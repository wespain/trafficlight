==> flow/design.v <==
`timescale 1us / 1ns
module FsmModule(
    input i_clk,
    input i_nreset,
    input i_newState,
	 input i_nextLight,
    output reg o_countEnable,
    output reg[2:0] o_NSlights,
    output reg[2:0] o_EWlights
    );
	 parameter NSLIGHT=1'b0,EWLIGHT=1'b1;
	 parameter RED = 3'b100, YELLOW = 3'b010, GREEN = 3'b001;
	 reg state;
	 always@(posedge i_clk) begin :FSM_LOGIC
	    if(i_nreset == 1'b1) begin
			  o_countEnable <= 0;
			  o_EWlights <=RED;
			  o_NSlights <=RED;
		 end else if (i_newState && state==NSLIGHT)begin
			  o_EWlights <=RED;
			  o_NSlights <=RED;
			  state <= EWLIGHT;
		 end else if (i_newState && state==EWLIGHT) begin
			  o_EWlights <=RED;
			  o_NSlights <=RED;
			  state <= NSLIGHT;
		 end else
		 case (state)
			NSLIGHT: if(i_newState) begin
				o_countEnable <= 0;
				o_NSlights <=RED;
				o_EWlights <=RED;
				state <=EWLIGHT;
		   end 
			else if(i_nextLight) begin
				o_countEnable <=1;
				o_NSlights <=YELLOW;
				o_EWlights <=RED;
				state<=NSLIGHT;
			end else begin
				o_countEnable <= 1;
				o_NSlights <=GREEN;
				o_EWlights <=RED;
				state <=NSLIGHT;
		   end
			EWLIGHT: if(i_newState) begin
				o_countEnable <= 0;
				o_EWlights <=RED;
				o_NSlights <=RED;
				state <=NSLIGHT;
			end else if(i_nextLight) begin
				o_countEnable <= 1;
				o_EWlights <=YELLOW;
				o_NSlights <=RED;
				state <= EWLIGHT;
			end else begin
				o_countEnable <= 1;
				o_EWlights <=GREEN;
				o_NSlights <=RED;
				state <= EWLIGHT;
			end
			default : state <=NSLIGHT;
		 endcase
	 end
endmodule
`timescale 1us / 1ns
module TimerController(
   input i_clk,
	input i_nreset,
   input i_countEnable,
   output reg o_newState,
	output reg o_nextLight
   );
	parameter GOYELLOW = 4'b0110;
	parameter GORED =GOYELLOW + 4'b0010;
	reg [3:0] lightCounter = 4'b0000;
	reg downSampler =1'b0;
	integer downSamplercounter = 0;
	always@(posedge i_clk) begin : Downsampler
		if(downSamplercounter < 50000000) begin
			downSampler <= 1'b0;
			downSamplercounter <= downSamplercounter +1;
		end else begin
			downSampler <=1'b1;
			downSamplercounter <= 0;
		end
	end
	always@(posedge i_clk) begin :Counter_logic
		if(i_nreset ==1) begin
			lightCounter <= 4'b0000;
			o_newState <= 1'b0;
			o_nextLight <= 1'b0;
		end else if(i_countEnable && downSampler)begin
			o_newState <= 1'b0;
			lightCounter <= lightCounter +1;
			if(lightCounter==GOYELLOW) begin
				o_nextLight <=1'b1;
			end
			if(lightCounter==GORED) begin
				o_nextLight <=1'b0;
				o_newState <=1'b1;
				lightCounter<= 4'b0000;
			end
		end
	end
endmodule
`timescale 1us / 1ns
module TrafficInterface(
    input clk,
	 input i_nreset,
    output[2:0]  o_NSlights,
	 output[2:0]  o_EWlights
    );
	 wire io_newState;
	 wire io_countEnable;
	 wire io_nextLight;
	 TimerController U1 (
		.i_clk(clk), 
		.i_nreset(i_nreset), 
		.i_countEnable(io_countEnable), 
		.o_newState(io_newState),
		.o_nextLight(io_nextLight)
    );
	 FsmModule U2 (
		.i_clk(clk), 
		.i_nreset(i_nreset), 
		.i_newState(io_newState),
		.i_nextLight(io_nextLight),
		.o_countEnable(io_countEnable), 
		.o_NSlights(o_NSlights), 
		.o_EWlights(o_EWlights)
	 );
endmodule
# Step by step through the tools: TrafficInterface
# The steps from the RTL of TrafficInterface to its reports follow in flow order.
# Lines are those of the file above, counted from 1.
# Operators carry their Yosys type and port widths (W data, S select, Z words).
# A cell with n/a has no value.
dict set report inputs {
  top_module {TrafficInterface}
  clock_port {clk}
  library {sky130hd}
  corner {tt_025C_1v80}
}

# Elaborated design
# Source: Yosys, flattened and elaborated, memories not mapped. Widths are those after wreduce. Registers that Yosys merges into a memory's read port (data or address) are not register bits. Print and check cells do not count. Equal cells are merged and count once.
dict set report bits {
  reg_bits 47
  output_inout_bits 6
}
dict set report classes {
  n_addsub 2
  cmp 1
  n_eq 2
  n_mux 13
  bitwise 3
  reduce_and_logical 7
}
# cell n
set op_table {}
lappend op_table {{$add A32 B2 Y32 const B} 1}
lappend op_table {{$lt A32 B27 Y1 const B} 1}
lappend op_table {{$pmux W3 S2} 2}
lappend op_table {{$mux W1} 7}
lappend op_table {{$reduce_and A2 Y1} 2}
lappend op_table {{$add A4 B1 Y4 const B} 1}
lappend op_table {{$eq A4 B3 Y1 const B} 1}
lappend op_table {{$eq A4 B4 Y1 const B} 1}
lappend op_table {{$mux W4} 1}
lappend op_table {{$logic_and A1 B1 Y1} 3}
lappend op_table {{$not A1 Y1} 3}
lappend op_table {{$reduce_or A3 Y1} 1}
lappend op_table {{$mux W3} 1}
lappend op_table {{$reduce_bool A2 Y1} 1}
lappend op_table {{$pmux W1 S2} 1}
lappend op_table {{$mux W2} 1}

# Depth
# Longest topological path by Yosys (ltp), each cell counted once; first at word level (registers and memories cut), then after technology mapping (sequential cells cut; the memories' decode and read muxes count).
dict set report logic_depth {
  word_depth 4
  ABC_AREA 0
  mapped_depth 6
  depth_no_buf 5
}

# Netlist
# Source: synth_stat.txt of the flow (Yosys; design flattened, memories mapped). It holds for the ABC_AREA given above (unset counts as 0); a run with the other value may have another netlist.
# The area totals of this step are shown rounded.
dict set report synth_totals {
  stdcells 247
  area_um2 2256
  seq_area_um2 950.9
  ffs 47
  n_buf 13
}
# cell_type n type_area_um2
set by_type {}
lappend by_type {sky130_fd_sc_hd__dfxtp_1 46 920.883}
lappend by_type {sky130_fd_sc_hd__a211oi_1 16 120.115}
lappend by_type {sky130_fd_sc_hd__xor2_1 11 96.342}
lappend by_type {sky130_fd_sc_hd__or4_1 12 90.086}
lappend by_type {sky130_fd_sc_hd__ha_1 7 87.584}
lappend by_type {sky130_fd_sc_hd__nor3_1 16 80.077}
lappend by_type {sky130_fd_sc_hd__nand4_1 12 75.072}
lappend by_type {sky130_fd_sc_hd__o31ai_1 10 75.072}
lappend by_type {sky130_fd_sc_hd__nand2_1 15 56.304}
lappend by_type {sky130_fd_sc_hd__nor2_1 15 56.304}
lappend by_type {sky130_fd_sc_hd__nand3_1 9 45.043}
lappend by_type {sky130_fd_sc_hd__nand4_4 2 42.541}
lappend by_type {sky130_fd_sc_hd__inv_1 11 41.29}
lappend by_type {sky130_fd_sc_hd__and3_1 6 37.536}
lappend by_type {sky130_fd_sc_hd__and4_1 4 35.034}
lappend by_type {sky130_fd_sc_hd__xnor2_1 4 35.034}
lappend by_type {sky130_fd_sc_hd__and2_1 5 31.28}
lappend by_type {sky130_fd_sc_hd__or3_1 5 31.28}
# Not listed: further types 22, cells in them 41.
# The figures by module come from a second, unflattened synthesis with its own total; it is not the netlist above.
dict set report hier_totals {
  cells_unflattened 233
  hier_area_um2 2145
}
# Each row is one instance without its submodules.
# mod n_inst n_cells mod_area_um2
set by_module {}
lappend by_module {TimerController 1 208 1867}
lappend by_module {FsmModule 1 25 277.8}
lappend by_module {TrafficInterface 1 0 0.0}

# Timing after synthesis
# Source: OpenSTA report_checks on the synthesized netlist (no wires, ideal clock, input and output delay 20% of the period each), path of least setup slack; recovery checks are left aside. Register names are those of the netlist, which keeps one name where synthesis merged equal registers.
dict set report synth_path {
  path_kind {register to register}
  from {reg U1.downSamplercounter[0]}
  to {reg U1.downSamplercounter[26]}
  tclk_ns 2.27
  arrival_time_ns 1.690
  required_time_ns 2.184
  slack_ns 0.495
  delay_ns 1.776
  stages 7
  synth_period_reached_ns 1.775
}
# "delay_ns" is the arrival time less input delay plus setup time.
# "stages": output pins that drive a net of the path, with the launching flip-flop's if there is one; two outputs of one cell count as two.
# "synth_period_reached_ns" is the clock period less the worst setup slack; recovery checks do not enter. This is arithmetic on one report: input and output delays are still those of the set period (20% each).
# Between the ends stands the longest chain of elaborated cells between them, by number of cells; it is not shown to be the way that was timed. Of several equally long chains one is given.
# Each line given opens the expression or statement behind the cell; cells for indexed reads and writes are added by Yosys, which also makes memories of some case tables.
dict set report synth_via {
  cell_sequence {sky130_fd_sc_hd__dfxtp_1 > sky130_fd_sc_hd__ha_1 > sky130_fd_sc_hd__and2_1 > sky130_fd_sc_hd__buf_2 > sky130_fd_sc_hd__nand4_4 > sky130_fd_sc_hd__or4_1 > sky130_fd_sc_hd__a211oi_1}
  elab_chain_len 1
  cone_cells 2
  classes_between {1 x add/sub; 1 x compare}
}
# element line
set synth_rtl {}
lappend synth_rtl {{start: declaration} 78} ;# integer downSamplercounter = 0;
lappend synth_rtl {{start: assignment} 82} ;# downSamplercounter <= downSamplercounter +1;
lappend synth_rtl {{start: assignment} 85} ;# downSamplercounter <= 0;
lappend synth_rtl {{$add A32 B2 Y32} 82}
lappend synth_rtl {{end: assignment} 82}
lappend synth_rtl {{end: assignment} 85}
lappend synth_rtl {{end: declaration} 78}

# Timing after layout
# From the final timing report of stored run 2: the path of least setup slack in the routed layout; clock arrival at registers is part of the times.
dict set report layout_path {
  path_kind {register to register}
  from {reg U1.downSamplercounter[8]}
  to {reg U1.downSamplercounter[22]}
  tclk_ns 1.54
  arrival_time_ns 1.94
  required_time_ns 1.78
  slack_ns -0.16
  stages 6
}
# Between the ends stands the longest chain of elaborated cells between them, by number of cells; it is not shown to be the way that was timed. Of several equally long chains one is given.
dict set report layout_via {
  cell_sequence {sky130_fd_sc_hd__dfxtp_4 > sky130_fd_sc_hd__or4_4 > sky130_fd_sc_hd__o2111ai_4 > sky130_fd_sc_hd__a211oi_4 > sky130_fd_sc_hd__buf_12 > sky130_fd_sc_hd__a211oi_2}
  elab_chain_len 1
  cone_cells 2
  classes_between {1 x add/sub; 1 x compare}
}
# element line
set layout_rtl {}
lappend layout_rtl {{start: declaration} 78} ;# integer downSamplercounter = 0;
lappend layout_rtl {{start: assignment} 82} ;# downSamplercounter <= downSamplercounter +1;
lappend layout_rtl {{start: assignment} 85} ;# downSamplercounter <= 0;
lappend layout_rtl {{$add A32 B2 Y32} 82}
lappend layout_rtl {{end: assignment} 82}
lappend layout_rtl {{end: assignment} 85}
lappend layout_rtl {{end: declaration} 78}

TrafficInterface through Yosys and OpenROAD on sky130hd: 2 stored runs, unordered, with their settings and measured results. The constraints put input and output delay at 20% of the set period each and load the outputs with 0.01 pF.
By "period_less_ws_ns" is meant the clock period of the run minus its worst setup slack. This is arithmetic on one report: input and output delays are still those of the set period (20% each).
By "worst_setup_path_time_ns" is meant the share of the clock period that the worst setup path is allowed (20% is reserved at inputs, 20% at outputs), minus its slack. Clock arrival times at its registers enter into it.
"totalPower_mw" is the tool's figure for a default switching activity; nothing was simulated.
Values from the reports are rounded here.

# stored run 1
==> flow/run.sh <==
#!/bin/bash
# the make line also repeats the synthesis and layout settings of config.mk as NAME=value (left out here)
make -C /OpenROAD-flow-scripts/flow DESIGN_CONFIG=/design/flow/config.mk WORK_HOME=/design/flow/orfs CLKGATE_MAP_FILE= finish
==> flow/config.mk <==
export PLATFORM = sky130hd
export DESIGN_NAME = TrafficInterface
export DESIGN_NICKNAME = TrafficInterface
export VERILOG_FILES = /design/flow/design.v
export SDC_FILE = /design/flow/constraint.sdc
export NUM_CORES = 4
export LEC_CHECK = 0
export ABC_AREA = 1
export CAP_MARGIN = 40
export CELL_PAD_IN_SITES_GLOBAL_PLACEMENT = 2
export CORE_ASPECT_RATIO = 1.35
export CORE_MARGIN = 4
export CORE_UTILIZATION = 70
export CTS_CLUSTER_SIZE = 40
export PLACE_DENSITY_LB_ADDON = 0.19
export SLEW_MARGIN = 20
export TNS_END_PERCENT = 60
==> flow/constraint.sdc <==
create_clock -name core_clock -period 2.9 [get_ports {clk}]
set_input_delay 0.5800 -clock core_clock [delete_from_list [all_inputs] [get_ports {clk}]]
set_output_delay 0.5800 -clock core_clock [all_outputs]
set_load 0.01 [all_outputs]

==> stored run 1: results <==
outcome="stopped before the end: placement reported FLW-0024"

# stored run 2
==> flow/run.sh <==
#!/bin/bash
# the make line also repeats the synthesis and layout settings of config.mk as NAME=value (left out here)
make -C /OpenROAD-flow-scripts/flow DESIGN_CONFIG=/design/flow/config.mk WORK_HOME=/design/flow/orfs CLKGATE_MAP_FILE= finish
==> flow/config.mk <==
export PLATFORM = sky130hd
export DESIGN_NAME = TrafficInterface
export DESIGN_NICKNAME = TrafficInterface
export VERILOG_FILES = /design/flow/design.v
export SDC_FILE = /design/flow/constraint.sdc
export NUM_CORES = 4
export LEC_CHECK = 0
export CAP_MARGIN = 10
export CORE_ASPECT_RATIO = 0.87
export CORE_MARGIN = 7
export CORE_UTILIZATION = 52
export HOLD_SLACK_MARGIN = -0.09
export MAX_ROUTING_LAYER = met4
export PLACE_DENSITY_LB_ADDON = 0.09
export SETUP_SLACK_MARGIN = 0.22
export SLEW_MARGIN = 20
==> flow/constraint.sdc <==
create_clock -name core_clock -period 1.54 [get_ports {clk}]
set_input_delay 0.3080 -clock core_clock [delete_from_list [all_inputs] [get_ports {clk}]]
set_output_delay 0.3080 -clock core_clock [all_outputs]
set_load 0.01 [all_outputs]

==> stored run 2: results <==
dieArea_um2=6383
finalUtil_pct=80.2
period_less_ws_ns=1.698
ws_setup_ns=-0.158
fin_tns_ns=-3.379
yosys_chip_area_um2=2256
totalPower_mw=2.204
worst_hold_slack_ns=0.471
worst_setup_path_time_ns=1.70
critical_path_kind="register to register"
layout_stdcell_area_um2=3356
